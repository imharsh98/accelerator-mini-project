==> flow/design.v <==
module PE #(
    parameter DATA_WIDTH = 16
)(
    input wire clk,
    input wire rst,
    input wire en,
    input wire mode_residual,  
    input wire signed [DATA_WIDTH-1:0] input_data,
    input wire signed [DATA_WIDTH-1:0] weight_data,
    input wire signed [DATA_WIDTH-1:0] residual_data,
    output reg signed [DATA_WIDTH-1:0] output_data
);
    reg signed [2*DATA_WIDTH-1:0] mac_result;
    wire signed [2*DATA_WIDTH-1:0] mult_result;
    assign mult_result = (input_data == 0) ? 0 : input_data * weight_data;
    always @(posedge clk or posedge rst) begin
        if (rst) begin
            mac_result <= 0;
            output_data <= 0;
        end else if (en) begin
            mac_result <= mac_result + mult_result;
            if (mode_residual)
                output_data <= mac_result[DATA_WIDTH-1:0] + residual_data;
            else
                output_data <= mac_result[DATA_WIDTH-1:0];
        end
    end
endmodule
* From RTL to reports: PE
What the tools print for PE, step after step. Lines are those of the file above, counted from 1. Operators: Yosys type, input widths -> output width; for muxes data width and select width s. A cell with -- has no value.
Set-up: top PE, clock clk, library sky130hd, timing corner tt_025C_1v80

* Elaborated design
Yosys after proc, flatten, opt, wreduce and memory -nomap, before mapping. Enables and synchronous resets that opt folds into registers are not counted as muxes. Memory bits, and registers merged into a memory's read port (data or address), are not among the register bits. Print and check cells are not counted. Equal cells are merged and count once.
Word-level totals: register bits after elaboration 48, input port bits 52, output and inout port bits 16
Operators by class: add/subtract/negate cells 2, multipliers 1, multiplexer cells 2, reductions and logical operators 1
Operators by type and width (count):
- $mul 16x16->32 | 1
- $add 32x32->32 | 1
- $mux 32 | 1
- $add 16x16->16 | 1
- $logic_not 16->1 | 1
- $mux 16 | 1

* Longest topological paths
Yosys ltp: most cells in a row. Word level: on the elaborated netlist, between registers, memories and ports. Mapped: between sequential cells and ports; inverters and the memories' decode and read muxes count.
Depth: depth in word-level cells 3, ABC_AREA 0, mapped depth 31, gate-level depth less buffers 30

* After synthesis
Source: synth_stat.txt of the flow (Yosys; design flattened, memories mapped). It holds for the ABC_AREA given above (unset counts as 0); a run with the other value may have another netlist. Totals and module areas in this step are rounded.
Cells by type:
- sky130_fd_sc_hd__fa_1 | count 81, area in all 1.62E+03 um2
- sky130_fd_sc_hd__ha_1 | count 91, area in all 1.14E+03 um2
- sky130_fd_sc_hd__dfrtp_1 | count 32, area in all 800.768 um2
- sky130_fd_sc_hd__inv_1 | count 140, area in all 525.504 um2
- sky130_fd_sc_hd__and2_1 | count 68, area in all 425.408 um2
- sky130_fd_sc_hd__xnor2_1 | count 40, area in all 350.336 um2
- sky130_fd_sc_hd__nand2_1 | count 87, area in all 326.563 um2
- sky130_fd_sc_hd__xor2_1 | count 21, area in all 183.926 um2
- sky130_fd_sc_hd__a21oi_1 | count 36, area in all 180.173 um2
- sky130_fd_sc_hd__nor2_1 | count 44, area in all 165.158 um2
- sky130_fd_sc_hd__mux2_2 | count 14, area in all 157.651 um2
- sky130_fd_sc_hd__mux2i_1 | count 12, area in all 120.115 um2
- sky130_fd_sc_hd__a21o_1 | count 10, area in all 75.072 um2
- sky130_fd_sc_hd__clkbuf_1 | count 18, area in all 67.565 um2
- sky130_fd_sc_hd__o21ai_0 | count 10, area in all 50.048 um2
- sky130_fd_sc_hd__nor2b_1 | count 7, area in all 43.792 um2
- sky130_fd_sc_hd__o21a_1 | count 5, area in all 37.536 um2
- sky130_fd_sc_hd__xnor2_2 | count 2, area in all 32.531 um2
Not listed: further types 35, cells in them 68.
Mapped netlist: cell count 786, mapped area 6798 um2, flip-flops 32, buffers 24

* Timing after synthesis
OpenSTA on the mapped netlist: ideal clock, no wires. The path of least setup slack (recovery checks aside). Input and output delay are each 20% of the period. Register names are those of the netlist, which keeps one name where synthesis merged equal registers.
Timing after synthesis: kind input-to-reg, start point input port weight_data[3], end point register mac_result[14], period 7.08 ns, external input delay 1.416 ns, data arrival time 7.130 ns, slack -0.175 ns, delay of the path 5.839 ns, stages 25, buffers on the path 1, synthesis period reached 7.255 ns
"delay of the path" = arrival - input delay + setup time. "stages" counts driving pins, that of a launching flip-flop among them; a cell with two outputs on the path counts twice. "synthesis period reached" is the clock period less the worst setup slack; recovery checks do not enter. This is arithmetic on one report: input and output delays are still those of the set period (20% each). Between the ends stands the longest chain of elaborated cells between them, by number of cells; it is not shown to be the way that was timed. Of several equally long chains one is given. A line is the first line of the expression or statement that the cell stems from. Yosys adds cells for indexed reads and writes and turns some case tables into memories.
Between the ends, after synthesis: cells stage by stage sky130_fd_sc_hd__clkbuf_1 -> sky130_fd_sc_hd__nand2_1 -> sky130_fd_sc_hd__fa_1 -> sky130_fd_sc_hd__inv_1 -> sky130_fd_sc_hd__fa_1 -> sky130_fd_sc_hd__ha_1 -> sky130_fd_sc_hd__inv_1 -> sky130_fd_sc_hd__fa_1 -> sky130_fd_sc_hd__fa_1 -> sky130_fd_sc_hd__fa_1 -> sky130_fd_sc_hd__inv_1 -> sky130_fd_sc_hd__ha_1 -> sky130_fd_sc_hd__o211ai_1 -> sky130_fd_sc_hd__a21oi_1 -> sky130_fd_sc_hd__a211oi_1 -> sky130_fd_sc_hd__xor2_1 -> sky130_fd_sc_hd__nor2_1 -> sky130_fd_sc_hd__ha_1 -> sky130_fd_sc_hd__a21o_1 -> sky130_fd_sc_hd__a211oi_1 -> sky130_fd_sc_hd__nand2_1 -> sky130_fd_sc_hd__a41o_1 -> sky130_fd_sc_hd__a221oi_2 -> sky130_fd_sc_hd__xnor2_1 -> sky130_fd_sc_hd__mux2_2, cells in the longest elaborated chain 3
RTL lines, path after synthesis:
- start, declared | line 9 | input wire signed [DATA_WIDTH-1:0] weight_data,
- $mul 16x16->32 | line 15 | assign mult_result = (input_data == 0) ? 0 : input_data * weight_data;
- $mux 32 | line 15
- $add 32x32->32 | line 21 | mac_result <= mac_result + mult_result;
- end, assigned | line 18 | mac_result <= 0;
- end, assigned | line 21
- end, declared | line 13 | reg signed [2*DATA_WIDTH-1:0] mac_result;

* Timing after layout
Path of least setup slack in the final report of job 1 (OpenROAD, finished layout, wires in). Where an end is a register, its clock arrival counts in the times.
Timing post-layout: kind input-to-reg, start point input port input_data[1], end point register mac_result[14], period 12.4 ns, external input delay 2.48 ns, data arrival time 9.67 ns, slack 2.90 ns, stages 25, buffers on the path 2
Between the ends stands the longest chain of elaborated cells between them, by number of cells; it is not shown to be the way that was timed. Of several equally long chains one is given.
Between the ends, post-layout: cells stage by stage sky130_fd_sc_hd__clkdlybuf4s50_1 -> sky130_fd_sc_hd__clkbuf_1 -> sky130_fd_sc_hd__and2_1 -> sky130_fd_sc_hd__fa_1 -> sky130_fd_sc_hd__fa_1 -> sky130_fd_sc_hd__ha_1 -> sky130_fd_sc_hd__inv_1 -> sky130_fd_sc_hd__fa_1 -> sky130_fd_sc_hd__fa_1 -> sky130_fd_sc_hd__fa_1 -> sky130_fd_sc_hd__inv_1 -> sky130_fd_sc_hd__ha_1 -> sky130_fd_sc_hd__o211ai_1 -> sky130_fd_sc_hd__a21oi_1 -> sky130_fd_sc_hd__a211oi_1 -> sky130_fd_sc_hd__xor2_1 -> sky130_fd_sc_hd__nor2_1 -> sky130_fd_sc_hd__ha_1 -> sky130_fd_sc_hd__a21o_1 -> sky130_fd_sc_hd__a211oi_1 -> sky130_fd_sc_hd__nand2_1 -> sky130_fd_sc_hd__a41o_1 -> sky130_fd_sc_hd__a221oi_2 -> sky130_fd_sc_hd__xnor2_1 -> sky130_fd_sc_hd__mux2_2, cells in the longest elaborated chain 3
RTL lines, path post-layout:
- start, declared | line 8 | input wire signed [DATA_WIDTH-1:0] input_data,
- $mul 16x16->32 | line 15 | assign mult_result = (input_data == 0) ? 0 : input_data * weight_data;
- $mux 32 | line 15
- $add 32x32->32 | line 21 | mac_result <= mac_result + mult_result;
- end, assigned | line 18 | mac_result <= 0;
- end, assigned | line 21
- end, declared | line 13 | reg signed [2*DATA_WIDTH-1:0] mac_result;

Memo
Re: implementation data of PE

Settings and measured results of 2 stored flow runs for module PE (sky130hd), not sorted in any way. The constraints put input and output delay at 20% of the set period each and load the outputs with 0.01 pF.
"achieved period" is the run's clock period less its worst setup slack. It is reckoned from that one timing run; input and output delays stay at 20% of the period that was set.
By "allowed time less slack (worst setup path)" is meant the share of the clock period that the worst setup path is allowed (20% is reserved at inputs, 20% at outputs), minus its slack. Clock arrival times at its registers enter into it.
Values from the reports are rounded here.

[job 1] flow files
==> flow/run.sh <==
#!/bin/bash
# the make line also repeats the synthesis and layout settings of config.mk as NAME=value (left out here)
make -C /OpenROAD-flow-scripts/flow DESIGN_CONFIG=/design/flow/config.mk WORK_HOME=/design/flow/orfs CLKGATE_MAP_FILE= finish
==> flow/config.mk <==
export PLATFORM = sky130hd
export DESIGN_NAME = PE
export DESIGN_NICKNAME = PE
export VERILOG_FILES = /design/flow/design.v
export SDC_FILE = /design/flow/constraint.sdc
export NUM_CORES = 4
export LEC_CHECK = 0
export CAP_MARGIN = 20
export CELL_PAD_IN_SITES_GLOBAL_PLACEMENT = 3
export CORE_MARGIN = 2
export CORE_UTILIZATION = 29
export CTS_CLUSTER_DIAMETER = 368
export GPL_TIMING_DRIVEN = 0
export PLACE_DENSITY_LB_ADDON = 0.29
export SETUP_SLACK_MARGIN = -0.82
export SLEW_MARGIN = 20
export TNS_END_PERCENT = 100
==> flow/constraint.sdc <==
create_clock -name core_clock -period 12.4 [get_ports {clk}]
set_input_delay 2.4800 -clock core_clock [delete_from_list [all_inputs] [get_ports {clk}]]
set_output_delay 2.4800 -clock core_clock [all_outputs]
set_load 0.01 [all_outputs]

[job 1] result: allowed time less slack (worst setup path) 7.02 ns; critical path kind input-to-reg; post-layout utilization 34.4 %; setup slack of the worst path 2.899 ns; overall die area 24680 um2; achieved period 9.501 ns; std-cell area (final layout) 8010 um2; smallest hold slack 0.508 ns; setup TNS 0.000 ns; post-synthesis cell area 6798 um2

[job 2] flow files
==> flow/run.sh <==
#!/bin/bash
# the make line also repeats the synthesis and layout settings of config.mk as NAME=value (left out here)
make -C /OpenROAD-flow-scripts/flow DESIGN_CONFIG=/design/flow/config.mk WORK_HOME=/design/flow/orfs CLKGATE_MAP_FILE= finish
==> flow/config.mk <==
export PLATFORM = sky130hd
export DESIGN_NAME = PE
export DESIGN_NICKNAME = PE
export VERILOG_FILES = /design/flow/design.v
export SDC_FILE = /design/flow/constraint.sdc
export NUM_CORES = 4
export LEC_CHECK = 0
export CAP_MARGIN = 20
export CORE_MARGIN = 2
export CORE_UTILIZATION = 22
export CTS_CLUSTER_SIZE = 27
export GPL_ROUTABILITY_DRIVEN = 0
export MIN_ROUTING_LAYER = met2
export PLACE_DENSITY_LB_ADDON = 0.06
export SETUP_SLACK_MARGIN = 0.35
export SLEW_MARGIN = 15
export TNS_END_PERCENT = 95
==> flow/constraint.sdc <==
create_clock -name core_clock -period 9.14 [get_ports {clk}]
set_input_delay 1.8280 -clock core_clock [delete_from_list [all_inputs] [get_ports {clk}]]
set_output_delay 1.8280 -clock core_clock [all_outputs]
set_load 0.01 [all_outputs]

[job 2] result: overall die area 32320 um2; achieved period 8.367 ns; std-cell area (final layout) 8177 um2; smallest hold slack 0.502 ns; post-synthesis cell area 6798 um2; setup TNS 0.000 ns; setup slack of the worst path 0.773 ns; post-layout utilization 26.8 %; allowed time less slack (worst setup path) 6.54 ns; critical path kind input-to-reg
